==> flow/design.v <==
module IDS_generator #(
	parameter logic [31:0]  pi = 31'b01010101,  
	parameter logic [31:0]  pd = 31'b01010101,
	parameter logic [31:0]  ps = 31'b01010101,
	parameter  n = 10,
	parameter int TIMES = 4,
	parameter DATA_WIDTH = 32 ,
	parameter int ZERO = 0
)(
	input reg [n-1:0] data_in,
	input wire clk,
	input logic rst_n,
	output int n_out ,
	output logic ready ,
	output reg [DATA_WIDTH-1:0] data_out
);
	int i,j;
	reg [DATA_WIDTH-1:0] org;
	reg [DATA_WIDTH-1:0] cor;
	logic [31:0] rpi;
	logic [31:0] rps;
	logic [31:0] rpd;
xorshift_prng #(
	.TIMES      (1),
	.SEED        (11)
) u_xorshift_prng_i (
	.rst_n       (rst_n),
	.clk(clk),
	.rand_out    (rpi)
);
xorshift_prng #(
	.TIMES      (1),
	.SEED        (3)
) u_xorshift_prng_d (
	.rst_n       (rst_n),
	.clk(clk),
	.rand_out    (rpd)
);
xorshift_prng #(
	.TIMES      (1),
	.SEED        (7)
) u_xorshift_prng_s (
	.rst_n       (rst_n),
	.clk(clk),
	.rand_out    (rps)
);
	always_ff @(posedge clk) begin
		if (!rst_n || !(i < n  && j < DATA_WIDTH) || ready ) begin
			cor <= {DATA_WIDTH{1'b0}};
			org <= {{(DATA_WIDTH - n){1'b0}}, data_in};
			j <= 0;
			i <= 0;
			ready <= 0;
		end else if (i < n  && j < DATA_WIDTH) begin 
			if (rpi < pi) begin
				cor[j] <= rps[j];
				j <= j + 1;
			end else begin
				if (rpd <  pd) begin
					i <= i+1;
					if (i == n-1)
						ready <= 1'b1;
				end else if (rps < ps) begin
					cor[j] <= !org[i];
					j <= j + 1;
					i <= i + 1;
					if (i == n-1)
						ready <= 1'b1;
				end else begin
					cor[j] <= org[i];
					j <= j + 1;
					i <= i + 1;
					if (i == n-1)
						ready <= 1'b1;
				end 
			end
		end 
	end
	assign data_out = cor;
	assign n_out = j;
endmodule
module xorshift_prng #(
    parameter TIMES = 4,     
    parameter SEED = 4       
)(
    input  logic rst_n,      
    input  logic clk,
    output logic [31:0] rand_out   
);
    logic [31:0] state;
    logic [31:0] next_state;
    logic [31:0] temp_arr [SEED+1];
    logic [31:0] temp1_arr [SEED];
    logic [31:0] temp2_arr [SEED];
    always_ff @(posedge clk or negedge rst_n) begin
        if (!rst_n) begin
            state <= 32'hFFFF_FFFF;   
        end
        else begin
            state <= next_state;
        end
    end
    always_comb begin
        temp_arr[0] = state;
        temp1_arr[0] = (temp_arr[0] ^ (temp_arr[0] << 13));
        temp2_arr[0] = temp1_arr[0] ^ (temp1_arr[0] >> 17);
        temp_arr[1] = temp2_arr[0] ^ (temp2_arr[0] << 5);
    end
    genvar i;
    generate
        for (i = 1; i < SEED; i++) begin : xorshift_stages
            always_comb begin
                temp1_arr[i] = temp_arr[i] ^ (temp_arr[i] << 13);
                temp2_arr[i] = temp1_arr[i] ^ (temp1_arr[i] >> 17);
                temp_arr[i+1] = temp2_arr[i] ^ (temp2_arr[i] << 5);
            end
        end
    endgenerate
    assign next_state = temp_arr[SEED];
    assign rand_out = state;
endmodule
### Tool chain data of IDS_generator

What the tools print for IDS_generator, step after step.
Line numbers count from 1 in the design file above.
Not given: --

| set-up | value |
|---|---|
| top | IDS_generator |
| clock port | clk |
| library | sky130hd |
| library corner | tt_025C_1v80 |

### Elaborated design

Yosys after proc, flatten, opt, wreduce and memory -nomap, before mapping. Print and check cells are not counted. Equal cells are merged and count once.

| storage and ports | value |
|---|---|
| bits in registers | 203 |
| output and inout port bits | 65 |
| input port bits | 12 |

| operators by class | value |
|---|---|
| $add $sub $neg | 3 |
| $lt $le $gt $ge | 5 |
| multiplexer cells | 5 |
| shift operators | 6 |
| equality and inequality tests | 2 |
| bitwise gates (word level) | 69 |
| reductions and logical operators | 9 |

Operators by type and width:

| cell | number |
|---|---|
| bitwise XOR 32 bit | 42 |
| bitwise XOR 32 x 15 -> 32 bit | 21 |
| two-way mux 32 bit | 5 |
| < comparator 32 x 7 -> 1 bit with constant B | 4 |
| variable shift 1 x 33 -> 32 bit | 3 |
| OR 32 bit | 3 |
| adder 32 x 2 -> 32 bit with constant B | 2 |
| variable part select 32 x 32 -> 1 bit | 2 |
| variable shift 1 x 33 -> 32 bit with constant A | 1 |
| negation 32 -> 33 bit | 1 |
| AND 32 bit | 1 |
| < comparator 32 x 5 -> 1 bit with constant B | 1 |
| == test 32 x 5 -> 1 bit with constant B | 1 |
| NOT 32 bit | 1 |
| AND reduction 2 bit | 2 |
| logical NOT 1 bit | 3 |
| AND reduction 3 bit | 1 |
| logical OR 1 bit | 2 |
| != test 2 bit with constant B | 1 |
| logical AND 1 bit | 1 |
| NOT 1 bit | 1 |

### Depth

Depth = most cells in a row (Yosys ltp): at word level without a register or memory, in the mapped netlist without a sequential cell, where the memories' decode and read muxes count.

| depth | value |
|---|---|
| word-level depth | 33 |
| ABC_AREA | 0 |
| depth in mapped cells | 16 |
| mapped depth without buffers | 14 |

### Netlist

Source: synth_stat.txt of the flow (Yosys; design flattened, memories mapped). It holds for the ABC_AREA given above (unset counts as 0); a run with the other value may have another netlist.
The area totals of this step are shown rounded.

Cell types:

| cell | number | total area (µm²) |
|---|---|---|
| sky130_fd_sc_hd__xnor2_1 | 658 | 5.76E+03 |
| sky130_fd_sc_hd__xnor3_1 | 166 | 3.74E+03 |
| sky130_fd_sc_hd__dfstp_2 | 96 | 2.52E+03 |
| sky130_fd_sc_hd__xor2_1 | 271 | 2.37E+03 |
| sky130_fd_sc_hd__dfxtp_1 | 97 | 1.94E+03 |
| sky130_fd_sc_hd__xor3_1 | 41 | 974.685 |
| sky130_fd_sc_hd__xnor3_2 | 23 | 546.774 |
| sky130_fd_sc_hd__xnor2_2 | 28 | 455.437 |
| sky130_fd_sc_hd__nand2_1 | 103 | 386.621 |
| sky130_fd_sc_hd__nor2_1 | 90 | 337.824 |
| sky130_fd_sc_hd__edfxtp_1 | 10 | 300.288 |
| sky130_fd_sc_hd__nand3_1 | 55 | 275.264 |
| sky130_fd_sc_hd__clkbuf_1 | 65 | 243.984 |
| sky130_fd_sc_hd__mux4_2 | 10 | 225.216 |
| sky130_fd_sc_hd__a21oi_1 | 43 | 215.206 |
| sky130_fd_sc_hd__xor3_2 | 8 | 200.192 |
| sky130_fd_sc_hd__nor4_1 | 31 | 193.936 |
| sky130_fd_sc_hd__nor3_1 | 33 | 165.158 |

Not listed: further types 36, cells in them 198.

| mapped netlist | value |
|---|---|
| cells in the netlist | 2026 |
| sequential part of the area | 4800 µm² |
| buffers | 88 |
| mapped area | 23000 µm² |
| flip-flop cells | 203 |

The figures by module come from a second, unflattened synthesis with its own total; it is not the netlist above.

| unflattened totals | value |
|---|---|
| cells (unflattened synthesis) | 2043 |
| area total of the unflattened synthesis | 26000 µm² |

Rows give one instance, submodules left out.

Modules:

| module | cells | area (µm²) | seq. area (µm²) | instances |
|---|---|---|---|---|
| xorshift_prng | 648 | 10000 | 840 | 1 |
| IDS_generator | 754 | 6400 | 2200 | 1 |
| xorshift_prng | 424 | 6100 | 840 | 1 |
| xorshift_prng | 217 | 2900 | 840 | 1 |

### Path before layout

Path of least setup slack by OpenSTA after synthesis, without wires, with an ideal clock, recovery checks aside; 20% of the period is set as input and as output delay. Where synthesis merged equal registers, the netlist keeps one of their names.

| path after synthesis | value |
|---|---|
| kind | register -> register |
| start | register u_xorshift_prng_i.state[10] |
| end | register u_xorshift_prng_i.state[10] |
| launch time at the first pin | 0 ps |
| path delay | 6054 ps |
| stages | 16 |
| buffers on the path | 1 |
| clock period | 9010 ps |
| data arrival time | 5964 ps |
| slack | 2957 ps |
| data required time | 8920 ps |
| synthesis period reached | 6053 ps |

"path delay" is the arrival time less input delay plus setup time.
"stages": output pins that drive a net of the path, with the launching flip-flop's if there is one; two outputs of one cell count as two.
"synthesis period reached" is the clock period less the worst setup slack; recovery checks do not enter. This is arithmetic on one report: input and output delays are still those of the set period (20% each).
The rows between start and end are the longest chain of elaborated cells between them; the timing report does not say that the signal goes this way. Where chains are equally long, one stands for them.
Each line given opens the expression or statement behind the cell; cells for indexed reads and writes are added by Yosys, which also makes memories of some case tables.

| on the way, after synthesis | value |
|---|---|
| path through | sky130_fd_sc_hd__dfstp_2 > sky130_fd_sc_hd__buf_2 > sky130_fd_sc_hd__xnor2_1 > sky130_fd_sc_hd__xnor3_2 > sky130_fd_sc_hd__xor3_2 > sky130_fd_sc_hd__xnor3_1 > sky130_fd_sc_hd__xor3_2 > sky130_fd_sc_hd__xnor3_2 > sky130_fd_sc_hd__xnor2_1 > sky130_fd_sc_hd__xnor2_1 > sky130_fd_sc_hd__xor3_2 > sky130_fd_sc_hd__xnor3_2 > sky130_fd_sc_hd__xor3_1 > sky130_fd_sc_hd__xnor3_2 > sky130_fd_sc_hd__xnor3_2 > sky130_fd_sc_hd__xnor3_1 |
| length of the longest elaborated chain | 33 |

Ends and longest elaborated chain, after synthesis:

| element | line | RTL |
|---|---|---|
| from (decl) | 90 | `logic [31:0] state;` |
| from (assign) | 97 | `state <= 32'hFFFF_FFFF;` |
| from (assign) | 100 | `state <= next_state;` |
| bitwise XOR 32 bit | 105 | `temp1_arr[0] = (temp_arr[0] ^ (temp_arr[0] << 13));` |
| bitwise XOR 32 x 15 -> 32 bit | 106 | `temp2_arr[0] = temp1_arr[0] ^ (temp1_arr[0] >> 17);` |
| bitwise XOR 32 bit | 107 | `temp_arr[1] = temp2_arr[0] ^ (temp2_arr[0] << 5);` |
| bitwise XOR 32 bit | 113 | `temp1_arr[i] = temp_arr[i] ^ (temp_arr[i] << 13);` |
| bitwise XOR 32 x 15 -> 32 bit | 114 | `temp2_arr[i] = temp1_arr[i] ^ (temp1_arr[i] >> 17);` |
| bitwise XOR 32 bit | 115 | `temp_arr[i+1] = temp2_arr[i] ^ (temp2_arr[i] << 5);` |
| bitwise XOR 32 bit | 113 |  |
| [... 19 more ...] | -- |  |
| bitwise XOR 32 bit | 115 |  |
| bitwise XOR 32 bit | 113 |  |
| bitwise XOR 32 x 15 -> 32 bit | 114 |  |
| bitwise XOR 32 bit | 115 |  |
| bitwise XOR 32 bit | 113 |  |
| bitwise XOR 32 x 15 -> 32 bit | 114 |  |
| bitwise XOR 32 bit | 115 |  |
| to (assign) | 97 |  |
| to (assign) | 100 |  |
| to (decl) | 90 |  |

### Timing after layout

Path of least setup slack in the final report of entry A (OpenROAD, finished layout, wires in). Where an end is a register, its clock arrival counts in the times.
The report prints the path's times to 10 ps; the period is as set.

| path after layout | value |
|---|---|
| kind | register -> register |
| start | register u_xorshift_prng_i.state[5] |
| end | register u_xorshift_prng_i.state[11] |
| clock period | 9890 ps |
| data arrival time | 7610 ps |
| data required time | 10320 ps |
| slack | 2720 ps |
| stages | 15 |
| launch time at the first pin | 510 ps |
| buffers on the path | 0 |

The rows between start and end are the longest chain of elaborated cells between them; the timing report does not say that the signal goes this way. Where chains are equally long, one stands for them.

| on the way, after layout | value |
|---|---|
| path through | sky130_fd_sc_hd__dfstp_2 > sky130_fd_sc_hd__xnor2_1 > sky130_fd_sc_hd__xnor3_2 > sky130_fd_sc_hd__xor2_1 > sky130_fd_sc_hd__xnor3_1 > sky130_fd_sc_hd__xnor3_1 > sky130_fd_sc_hd__xor2_2 > sky130_fd_sc_hd__xnor3_1 > sky130_fd_sc_hd__xnor2_2 > sky130_fd_sc_hd__xnor3_2 > sky130_fd_sc_hd__xor2_1 > sky130_fd_sc_hd__xnor3_1 > sky130_fd_sc_hd__xnor2_1 > sky130_fd_sc_hd__xor2_1 > sky130_fd_sc_hd__xnor3_1 |
| length of the longest elaborated chain | 33 |

Ends and longest elaborated chain, after layout:

| element | line | RTL |
|---|---|---|
| from (decl) | 90 | `logic [31:0] state;` |
| from (assign) | 97 | `state <= 32'hFFFF_FFFF;` |
| from (assign) | 100 | `state <= next_state;` |
| bitwise XOR 32 bit | 105 | `temp1_arr[0] = (temp_arr[0] ^ (temp_arr[0] << 13));` |
| bitwise XOR 32 x 15 -> 32 bit | 106 | `temp2_arr[0] = temp1_arr[0] ^ (temp1_arr[0] >> 17);` |
| bitwise XOR 32 bit | 107 | `temp_arr[1] = temp2_arr[0] ^ (temp2_arr[0] << 5);` |
| bitwise XOR 32 bit | 113 | `temp1_arr[i] = temp_arr[i] ^ (temp_arr[i] << 13);` |
| bitwise XOR 32 x 15 -> 32 bit | 114 | `temp2_arr[i] = temp1_arr[i] ^ (temp1_arr[i] >> 17);` |
| bitwise XOR 32 bit | 115 | `temp_arr[i+1] = temp2_arr[i] ^ (temp2_arr[i] << 5);` |
| bitwise XOR 32 bit | 113 |  |
| [... 19 more ...] | -- |  |
| bitwise XOR 32 bit | 115 |  |
| bitwise XOR 32 bit | 113 |  |
| bitwise XOR 32 x 15 -> 32 bit | 114 |  |
| bitwise XOR 32 bit | 115 |  |
| bitwise XOR 32 bit | 113 |  |
| bitwise XOR 32 x 15 -> 32 bit | 114 |  |
| bitwise XOR 32 bit | 115 |  |
| to (assign) | 97 |  |
| to (assign) | 100 |  |
| to (decl) | 90 |  |

# Flow runs of IDS_generator

2 stored runs of IDS_generator in the flow (synthesis by Yosys, layout by OpenROAD, sky130hd cells), in arbitrary order. Constraints: input delay and output delay 20% of the set period each, output load 0.01 pF.
"clock period achieved" means the clock period less the worst setup slack. The figure is calculated, with input and output delays left at 20% of the set period.
By "time of the worst setup path" is meant the share of the clock period that the worst setup path is allowed (20% is reserved at inputs, 20% at outputs), minus its slack. Clock arrival times at its registers enter into it.
"total power after layout" rests on the timing tool's default activity at the inputs, not on a simulated workload.
"time of the worst setup path" is known to 10 ps.
Measured values are rounded.
Settings: - = not set for that run.

| name | entry A | entry B |
|---|---|---|
| period_ns | 9.89 | 7.44 |
| CORE_UTILIZATION | 65 | 40 |
| CORE_MARGIN | 2 | 2 |
| CELL_PAD_IN_SITES_GLOBAL_PLACEMENT | 0 | - |
| CELL_PAD_IN_SITES_DETAIL_PLACEMENT | 0 | - |
| TNS_END_PERCENT | 50 | - |
| ABC_AREA | 0 | - |
| GPL_TIMING_DRIVEN | 1 | - |
| GPL_ROUTABILITY_DRIVEN | 1 | - |
| CTS_CLUSTER_SIZE | 71 | - |
| CAP_MARGIN | 20 | 20 |
| SLEW_MARGIN | 5 | 20 |
| MIN_ROUTING_LAYER | met2 | - |
| SETUP_SLACK_MARGIN | - | -0.71 |
| chip area after synthesis (Yosys) (µm²) | 23000 | 23000 |
| setup slack of the worst path (ps) | 2700 | 580 |
| time of the worst setup path (ps) | 7170 | 6860 |
| worst setup path kind | register -> register | register -> register |
| total power after layout (mW) | 1.8 | 2.5 |
| clock period achieved (ps) | 7174 | 6857 |
| standard-cell area after layout (µm²) | 24000 | 25000 |
| total die area (µm²) | 36000 | 58000 |
